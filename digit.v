==> flow/design.v <==
`timescale 1ns / 1ps
module dec(
    input [3:0] dec,
    output [6:0] seg
    );
assign seg={(dec==0 | dec==4 | dec==5 | dec==6 | dec==8 | dec==9),
	(dec==0 | dec==2 | dec==6 | dec==8),
	(dec==0 | dec==2 | dec==3 | dec==5 | dec==6 | dec==7 | dec==8 | dec==9),
	(dec==2 | dec==3 | dec==4 | dec==5 | dec==6 | dec==8 | dec==9),
	(dec==0 | dec==2 | dec==3 | dec==5 | dec==6 | dec==8 | dec==9),
	(dec==0 | dec==1 | dec==2 | dec==3 | dec==4 | dec==7 | dec==8 | dec==9),
	(dec==0 | dec==1 | dec==3 | dec==4 | dec==5 | dec==6 | dec==7 | dec==8 | dec==9)};
endmodule
`timescale 1ns / 1ps
module digit(
    input clk,
    input rst,
    input [9:0] baseX,
	 input [10:0] x,
    input [9:0] y,
    input [3:0] d,
    output [5:0] color
    );
reg [5:0] color_out;
wire [6:0] e;
dec decoder(.seg(e),.dec(d));
always @(posedge clk)
begin
	if(x>=baseX & x<baseX+30 & y>=130 & y<285 & e[6])
		color_out<=6'b100111;
	else if(x>=baseX & x<baseX+30 & y>=315 & y<470 & e[5])
		color_out<=6'b100111;
	else if(x>=baseX+30 & x<baseX+120 & y>=100 & y<130 & e[4])
		color_out<=6'b100111;
	else if(x>=baseX+30 & x<baseX+120 & y>=285 & y<315 & e[3])
		color_out<=6'b100111;
	else if(x>=baseX+30 & x<baseX+120 & y>=470 & y<500 & e[2])
		color_out<=6'b100111;
	else if(x>=baseX+120 & x<baseX+150 & y>=130 & y<285 & e[1])
		color_out<=6'b100111;
	else if(x>=baseX+120 & x<baseX+150 & y>=315 & y<470 & e[0])
		color_out<=6'b100111;
	else
		color_out<=6'b0;
end
assign color=color_out;
endmodule
Step by step through the tools: digit --
The steps from the RTL of digit to its reports follow in flow order. Lines are those of the file above, counted from 1. Operators: Yosys type, input widths -> output width; for muxes data width and select width s. Cell names lack the library's common part. A cell with - has no value.
Set-up: top digit, clock input clk, standard-cell library sky130hd, corner tt_025C_1v80

Word level --
Counts by Yosys on the flattened word-level netlist (proc, flatten, opt, wreduce; memories kept). Register bits leave out memories and registers merged into their read ports (data or address); mux counts leave out enables and synchronous resets folded into registers. Print and check cells are left out. Cells with the same type and inputs are merged into one.
Storage and ports: register bits after elaboration 6, output and inout bits 6, bits of input ports 37
Cells by class: add/sub/neg operators 3, order comparisons 16, equality and inequality tests 9, bitwise logic cells 60, mux-type cells 1, reductions and logical operators 2
Operators by type and width (number):
- $lt 11x32->1 | 2
- $lt 10x9->1 const B | 4
- $or 1x1->1 | 36
- $ge 10x9->1 const B | 3
- $and 1x1->1 | 24
- $ge 11x11->1 | 2
- $eq 4x3->1 const B | 4
- $add 10x5->11 const B | 1
- $add 10x7->11 const B | 1
- $add 10x8->11 const B | 1
- $ge 11x10->1 | 1
- $lt 11x11->1 | 1
- $ge 10x7->1 const B | 1
- $ge 10x8->1 const B | 1
- $lt 10x8->1 const B | 1
- $eq 4x2->1 const B | 2
- $eq 4x4->1 const B | 2
- $reduce_or 6->1 | 1
- $mux 6 | 1
- $eq 4x1->1 const B | 1
- $logic_not 4->1 | 1

Logic depth --
Yosys ltp: most cells in a row. Word level: on the elaborated netlist, between registers, memories and ports. Mapped: between sequential cells and ports; inverters and the memories' decode and read muxes count.
Logic depth: depth in word-level cells 11, ABC_AREA 1, mapped depth 19, depth with buffers taken out 19

After synthesis --
The flow's flattened synthesis, as Yosys stat reports it; memories are mapped. The netlist is that of the ABC_AREA named above (0 if unset); the other value can give another one.
Mapped netlist: flip-flops 1, mapped area 1823.0 µm², sequential part of the area 20.0 µm², standard cells after synthesis 321
Cells by type:
- ha_1 | number 40, total area 500.48 µm²
- nand2_1 | number 94, total area 352.838 µm²
- nor2_1 | number 44, total area 165.158 µm²
- inv_1 | number 41, total area 153.898 µm²
- nand3_1 | number 28, total area 140.134 µm²
- xor2_1 | number 15, total area 131.376 µm²
- a21oi_1 | number 16, total area 80.077 µm²
- buf_4 | number 6, total area 45.043 µm²
- nand3b_1 | number 3, total area 22.522 µm²
- o21bai_1 | number 3, total area 22.522 µm²
- dfxtp_1 | number 1, total area 20.019 µm²
- nand3_2 | number 2, total area 20.019 µm²
- o21ai_0 | number 4, total area 20.019 µm²
- xnor2_1 | number 2, total area 17.517 µm²
- a21o_1 | number 2, total area 15.014 µm²
- nor3_1 | number 3, total area 15.014 µm²
- o21ai_1 | number 3, total area 15.014 µm²
- and2_1 | number 2, total area 12.512 µm²
Not listed: further types 12, cells in them 12.

Path before layout --
Source: OpenSTA report_checks on the synthesized netlist (no wires, ideal clock, input and output delay 20% of the period each), path of least setup slack; recovery checks are left aside. Register names are those of the netlist, which keeps one name where synthesis merged equal registers.
Timing after synthesis: kind input -> register, start input port baseX[1], end register color_out[2], stages on the path 19, input delay 836 ps, data required time 4063 ps, slack 1556 ps, clock period 4180 ps, path delay 1788 ps, setup time 117 ps, data arrival time 2507 ps, period reached after synthesis 2624 ps
"path delay" is the arrival time less input delay plus setup time. "stages on the path": output pins that drive a net of the path, with the launching flip-flop's if there is one; two outputs of one cell count as two. "period reached after synthesis" is the clock period less the worst setup slack; recovery checks do not enter. This is arithmetic on one report: input and output delays are still those of the set period (20% each). Between the ends stands the longest chain of elaborated cells between them, by number of cells; it is not shown to be the way that was timed. Of several equally long chains one is given. Each line given opens the expression or statement behind the cell; cells for indexed reads and writes are added by Yosys, which also makes memories of some case tables. At most two assigning lines are given for a register; there are more.
On the way, after synthesis: cell sequence inv_1 > ha_1 > inv_1 > nand2_1 > nand2_1 > nand2_1 > nor2_1 > nand2_1 > xor2_1 > ha_1 > nand2_1 > nor2_1 > nand3_1 > inv_1 > nand2_1 > nand3_1 > nor2_1 > nand2_1 > nand3_2, cells in the longest elaborated chain 7, elaborated cells between the ends (all ways) 35
RTL lines, path after synthesis:
- start, declared | line 18 | input [9:0] baseX,
- $add 10x7->11 | line 41 | else if(x>=baseX+120 & x<baseX+150 & y>=315 & y<470 & e[0])
- $ge 11x11->1 | line 41
- $and 1x1->1 x4 | line 41
- $mux 6 | line 41
- end, assigned | line 40 | color_out<=6'b100111;
- end, assigned | line 42 | color_out<=6'b100111;
- end, declared | line 24 | reg [5:0] color_out;

Timing after layout --
From the final timing report of run 1: the path of least setup slack in the routed layout; clock arrival at registers is part of the times. The path's times are printed in steps of 10 ps; the period is the one set.
Timing post-layout: kind input -> register, start input port baseX[6], end register color_out[2], setup time 120 ps, input delay 580 ps, data arrival time 2590 ps, data required time 2790 ps, clock period 2910 ps, slack 200 ps, stages on the path 13
Between the ends stands the longest chain of elaborated cells between them, by number of cells; it is not shown to be the way that was timed. Of several equally long chains one is given. At most two assigning lines are given for a register; there are more.
On the way, post-layout: cell sequence clkdlybuf4s50_1 > inv_2 > nor3_4 > xor2_1 > ha_1 > nand2_1 > a21oi_1 > nor2_1 > nand3_1 > nor2_1 > nor2_1 > nand2_1 > nand3_2, cells in the longest elaborated chain 7, elaborated cells between the ends (all ways) 35
RTL lines, path post-layout:
- start, declared | line 18 | input [9:0] baseX,
- $add 10x7->11 | line 41 | else if(x>=baseX+120 & x<baseX+150 & y>=315 & y<470 & e[0])
- $ge 11x11->1 | line 41
- $and 1x1->1 x4 | line 41
- $mux 6 | line 41
- end, assigned | line 40 | color_out<=6'b100111;
- end, assigned | line 42 | color_out<=6'b100111;
- end, declared | line 24 | reg [5:0] color_out;

Memo
Re: implementation data of digit

Design digit on sky130hd. What follows are 2 stored runs of the flow, each under its own settings; their order means nothing. The constraints put input and output delay at 20% of the set period each and load the outputs with 0.01 pF.
"period reached" is the run's clock period less its worst setup slack. It is reckoned from that one timing run; input and output delays stay at 20% of the period that was set.
"time of the worst setup path" means the part of the period allowed to the worst setup path (the constraints hold back 20% at inputs and 20% at outputs) less its slack; where the path has registers, the arrival times of their clocks count too.
"total power after layout" rests on the timing tool's default activity at the inputs, not on a simulated workload.
"time of the worst setup path" is given in steps of 10 ps.

* Run 1 | settings: period_ns 2.91; CORE_UTILIZATION 20; PLACE_DENSITY 0.4; CORE_ASPECT_RATIO 1.03; ABC_AREA 1; GPL_TIMING_DRIVEN 1; GPL_ROUTABILITY_DRIVEN 0; MIN_ROUTING_LAYER met2; MAX_ROUTING_LAYER met4; CAP_MARGIN 20; CORE_MARGIN 2; SLEW_MARGIN 20 | results: worst setup slack after layout 198 ps; total power after layout 418.3 uW; time of the worst setup path 2130 ps; class of the worst setup path input -> register; worst hold slack 1363 ps; chip area in the Yosys report 1823.0 µm²; period reached 2712 ps; post-layout utilization 28.8 %; overall die area 9894.8 µm²; standard-cell area after layout 2562.5 µm²; final setup TNS 0 ps
* Run 2 | settings: period_ns 1.69; CORE_UTILIZATION 66; SETUP_SLACK_MARGIN 0.18; PLACE_DENSITY 0.6; CORE_ASPECT_RATIO 1.81; ABC_AREA 0; CAP_MARGIN 20; CORE_MARGIN 2; SLEW_MARGIN 20 | incomplete, placement halted on DPL-0038
