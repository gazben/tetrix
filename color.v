==> flow/design.v <==
`timescale 1ns / 1ps
module color(
	 input clk,
	 input rst,
    input [10:0] x,
    input [9:0] y,
    output [5:0] color
    );
	reg [2:0] color1;
	reg [2:0] color2;
	always @(posedge clk)
	begin
		if(x<100 | x==1039)
			color1<=3'b000;
		else if(x<199)
			color1<=3'b001;
		else if(x<299)
			color1<=3'b010;
		else if(x<399)
			color1<=3'b100;
		else if(x<499)
			color1<=3'b011;
		else if(x<599)
			color1<=3'b101;
		else if(x<699)
			color1<=3'b110;
		else
			color1<=3'b111;
	end
	always @(posedge clk)
	begin
		if(y<74 | y==665)
			color2<=3'b000;
		else if(y<149)
			color2<=3'b001;
		else if(y<224)
			color2<=3'b010;
		else if(y<299)
			color2<=3'b100;
		else if(y<374)
			color2<=3'b011;
		else if(y<449)
			color2<=3'b101;
		else if(y<524)
			color2<=3'b110;
		else
			color2<=3'b111;
	end
	assign color={color2[2], color1[2], color2[1], color1[1], color2[0], color1[0]};
endmodule
======== From RTL to reports: color ========
Tool output for the design above, in the order of the flow.
Lines are those of the file above, counted from 1.
Cell names lack the library's common part.
Not given: -
set-up
  top ..................................... color
  clock ................................... clk
  standard-cell library ................... sky130hd
  timing corner ........................... tt_025C_1v80

======== Word-level counts ========
Counts by Yosys on the flattened word-level netlist (proc, flatten, opt, wreduce; memories kept). Register bits leave out memories and registers merged into their read ports (data or address); mux counts leave out enables and synchronous resets folded into registers. Print and check cells are left out. Cells with the same type and inputs are merged into one.
word-level totals
  register bits after elaboration ......... 6
  input bits .............................. 23
  elaborated cells ........................ 40
operators by class
  order comparisons ....................... 14
  equal/unequal tests ..................... 2
  mux-type cells .......................... 12
  bitwise gates (word level) .............. 2
  reduce/logical cells .................... 4
operator list
  kind                                                                     number
  11-bit by 9-bit less-than comparator with 1-bit output with constant B   3
  10-bit by 9-bit less-than comparator with 1-bit output with constant B   3
  11-bit by 10-bit less-than comparator with 1-bit output with constant B  2
  10-bit by 8-bit less-than comparator with 1-bit output with constant B   2
  3-bit 2-to-1 mux                                                         4
  11-bit equality test with constant B                                     1
  11-bit by 7-bit less-than comparator with 1-bit output with constant B   1
  11-bit by 8-bit less-than comparator with 1-bit output with constant B   1
  10-bit less-than comparator with constant B                              1
  10-bit equality test with constant B                                     1
  10-bit by 7-bit less-than comparator with 1-bit output with constant B   1
  2-bit 2-to-1 mux                                                         4
  3-bit OR reduction                                                       2
  2-bit OR reduction                                                       2
  1-bit 2-to-1 mux                                                         4
  1-bit bitwise OR                                                         2

======== Depth ========
Depth = most cells in a row (Yosys ltp): at word level without a register or memory, in the mapped netlist without a sequential cell, where the memories' decode and read muxes count.
logic depth
  depth after elaboration ................. 7
  ABC_AREA ................................ 0
  mapped depth ............................ 5

======== Mapped cells and area ========
Source: synth_stat.txt of the flow (Yosys; design flattened, memories mapped). It holds for the ABC_AREA given above (unset counts as 0); a run with the other value may have another netlist.
mapped netlist
  standard cells after synthesis .......... 90
  synthesis area .......................... 696.9 um^2
  flip-flops .............................. 6
  buffers ................................. 4
cells by type
  type       number  total area (um^2)
  dfxtp_1    6       120.115
  buf_6      4       45.043
  a21oi_1    7       35.034
  o21ai_0    7       35.034
  nand3_1    5       25.024
  nand4_1    4       25.024
  nor2_1     6       22.522
  nor3_1     4       20.019
  nand2_1    5       18.768
  a2111oi_2  1       15.014
  a211oi_1   2       15.014
  a221oi_2   1       15.014
  a311oi_2   1       15.014
  inv_1      4       15.014
  a211oi_2   1       12.512
  a31oi_1    2       12.512
  and3_1     2       12.512
  or2_2      2       12.512
Not listed: further types 26, cells in them 26.

======== Timing after synthesis ========
Source: OpenSTA report_checks on the synthesized netlist (no wires, ideal clock, input and output delay 20% of the period each), path of least setup slack; recovery checks are left aside. Register names are those of the netlist, which keeps one name where synthesis merged equal registers.
timing path post-synthesis
  path kind ............................... input to register
  from .................................... input x[5]
  to ...................................... register color1[2]
  period .................................. 2.0 ns
  setup time .............................. 0.115 ns
  launch time at the first pin ............ 0.400 ns
  arrival time ............................ 1.358 ns
  slack ................................... 0.528 ns
  delay of the path ....................... 1.073 ns
  stages on the path ...................... 5
  buffers on the path ..................... 1
  synthesis period reached ................ 1.472 ns
"delay of the path" = arrival - input delay + setup time.
"stages on the path": output pins that drive a net of the path, with the launching flip-flop's if there is one; two outputs of one cell count as two.
"synthesis period reached" is the clock period less the worst setup slack; recovery checks do not enter. This is arithmetic on one report: input and output delays are still those of the set period (20% each).
The rows between start and end are the longest chain of elaborated cells between them; the timing report does not say that the signal goes this way. Where chains are equally long, one stands for them.
Each line given opens the expression or statement behind the cell; cells for indexed reads and writes are added by Yosys, which also makes memories of some case tables.
A register here has more assigning lines than the two given.
on the way, post-synthesis
  path through ............................ buf_6 or3_4 o21ai_1 o311a_2 o21ba_1
  length of the longest elaborated chain .. 3
  elaborated cells between the ends (all ways) .. 10
  source lines of those cells ............. 5
ends and longest elaborated chain, post-synthesis
  what                                                    line  text
  start, declared                                         5     input [10:0] x,
  11-bit by 9-bit less-than comparator with 1-bit output  21    else if(x<499)
  3-bit 2-to-1 mux                                        21
  3-bit 2-to-1 mux                                        19    else if(x<399)
  end, assigned                                           18    color1<=3'b010;
  end, assigned                                           20    color1<=3'b100;
  end, declared                                           9     reg [2:0] color1;

Top module color; platform sky130hd; tools Yosys and OpenROAD; 2 stored runs in no particular order. Input and output delays are each 20% of the period that was set; the output load is 0.01 pF.

======== run A ========
==> flow/run.sh <==
#!/bin/bash
# the make line also repeats the synthesis and layout settings of config.mk as NAME=value (left out here)
make -C /OpenROAD-flow-scripts/flow DESIGN_CONFIG=/design/flow/config.mk WORK_HOME=/design/flow/orfs CLKGATE_MAP_FILE= finish
==> flow/config.mk <==
export PLATFORM = sky130hd
export DESIGN_NAME = color
export DESIGN_NICKNAME = color
export VERILOG_FILES = /design/flow/design.v
export SDC_FILE = /design/flow/constraint.sdc
export NUM_CORES = 4
export LEC_CHECK = 0
export ABC_AREA = 0
export CAP_MARGIN = 10
export CELL_PAD_IN_SITES_GLOBAL_PLACEMENT = 1
export CORE_ASPECT_RATIO = 1.72
export CORE_MARGIN = 4
export CORE_UTILIZATION = 61
export GPL_ROUTABILITY_DRIVEN = 0
export GPL_TIMING_DRIVEN = 0
export PLACE_DENSITY_LB_ADDON = 0.27
export SETUP_SLACK_MARGIN = 0.29
export SLEW_MARGIN = 20
export TNS_END_PERCENT = 30
==> flow/constraint.sdc <==
create_clock -name core_clock -period 1.41 [get_ports {clk}]
set_input_delay 0.2820 -clock core_clock [delete_from_list [all_inputs] [get_ports {clk}]]
set_output_delay 0.2820 -clock core_clock [all_outputs]
set_load 0.01 [all_outputs]

-------- run A --------
  no final report: floorplanning broke off with PDN-0185

======== run B ========
==> flow/run.sh <==
#!/bin/bash
# the make line also repeats the synthesis and layout settings of config.mk as NAME=value (left out here)
make -C /OpenROAD-flow-scripts/flow DESIGN_CONFIG=/design/flow/config.mk WORK_HOME=/design/flow/orfs CLKGATE_MAP_FILE= finish
==> flow/config.mk <==
export PLATFORM = sky130hd
export DESIGN_NAME = color
export DESIGN_NICKNAME = color
export VERILOG_FILES = /design/flow/design.v
export SDC_FILE = /design/flow/constraint.sdc
export NUM_CORES = 4
export LEC_CHECK = 0
export CAP_MARGIN = 20
export CELL_PAD_IN_SITES_GLOBAL_PLACEMENT = 2
export CORE_ASPECT_RATIO = 0.61
export CORE_MARGIN = 7
export CORE_UTILIZATION = 70
export HOLD_SLACK_MARGIN = 0.0
export MAX_ROUTING_LAYER = met5
export PLACE_DENSITY = 0.83
export SLEW_MARGIN = 20
export TNS_END_PERCENT = 70
==> flow/constraint.sdc <==
create_clock -name core_clock -period 1.9 [get_ports {clk}]
set_input_delay 0.3800 -clock core_clock [delete_from_list [all_inputs] [get_ports {clk}]]
set_output_delay 0.3800 -clock core_clock [all_outputs]
set_load 0.01 [all_outputs]

-------- run B --------
  no final report: floorplanning broke off with PDN-0185
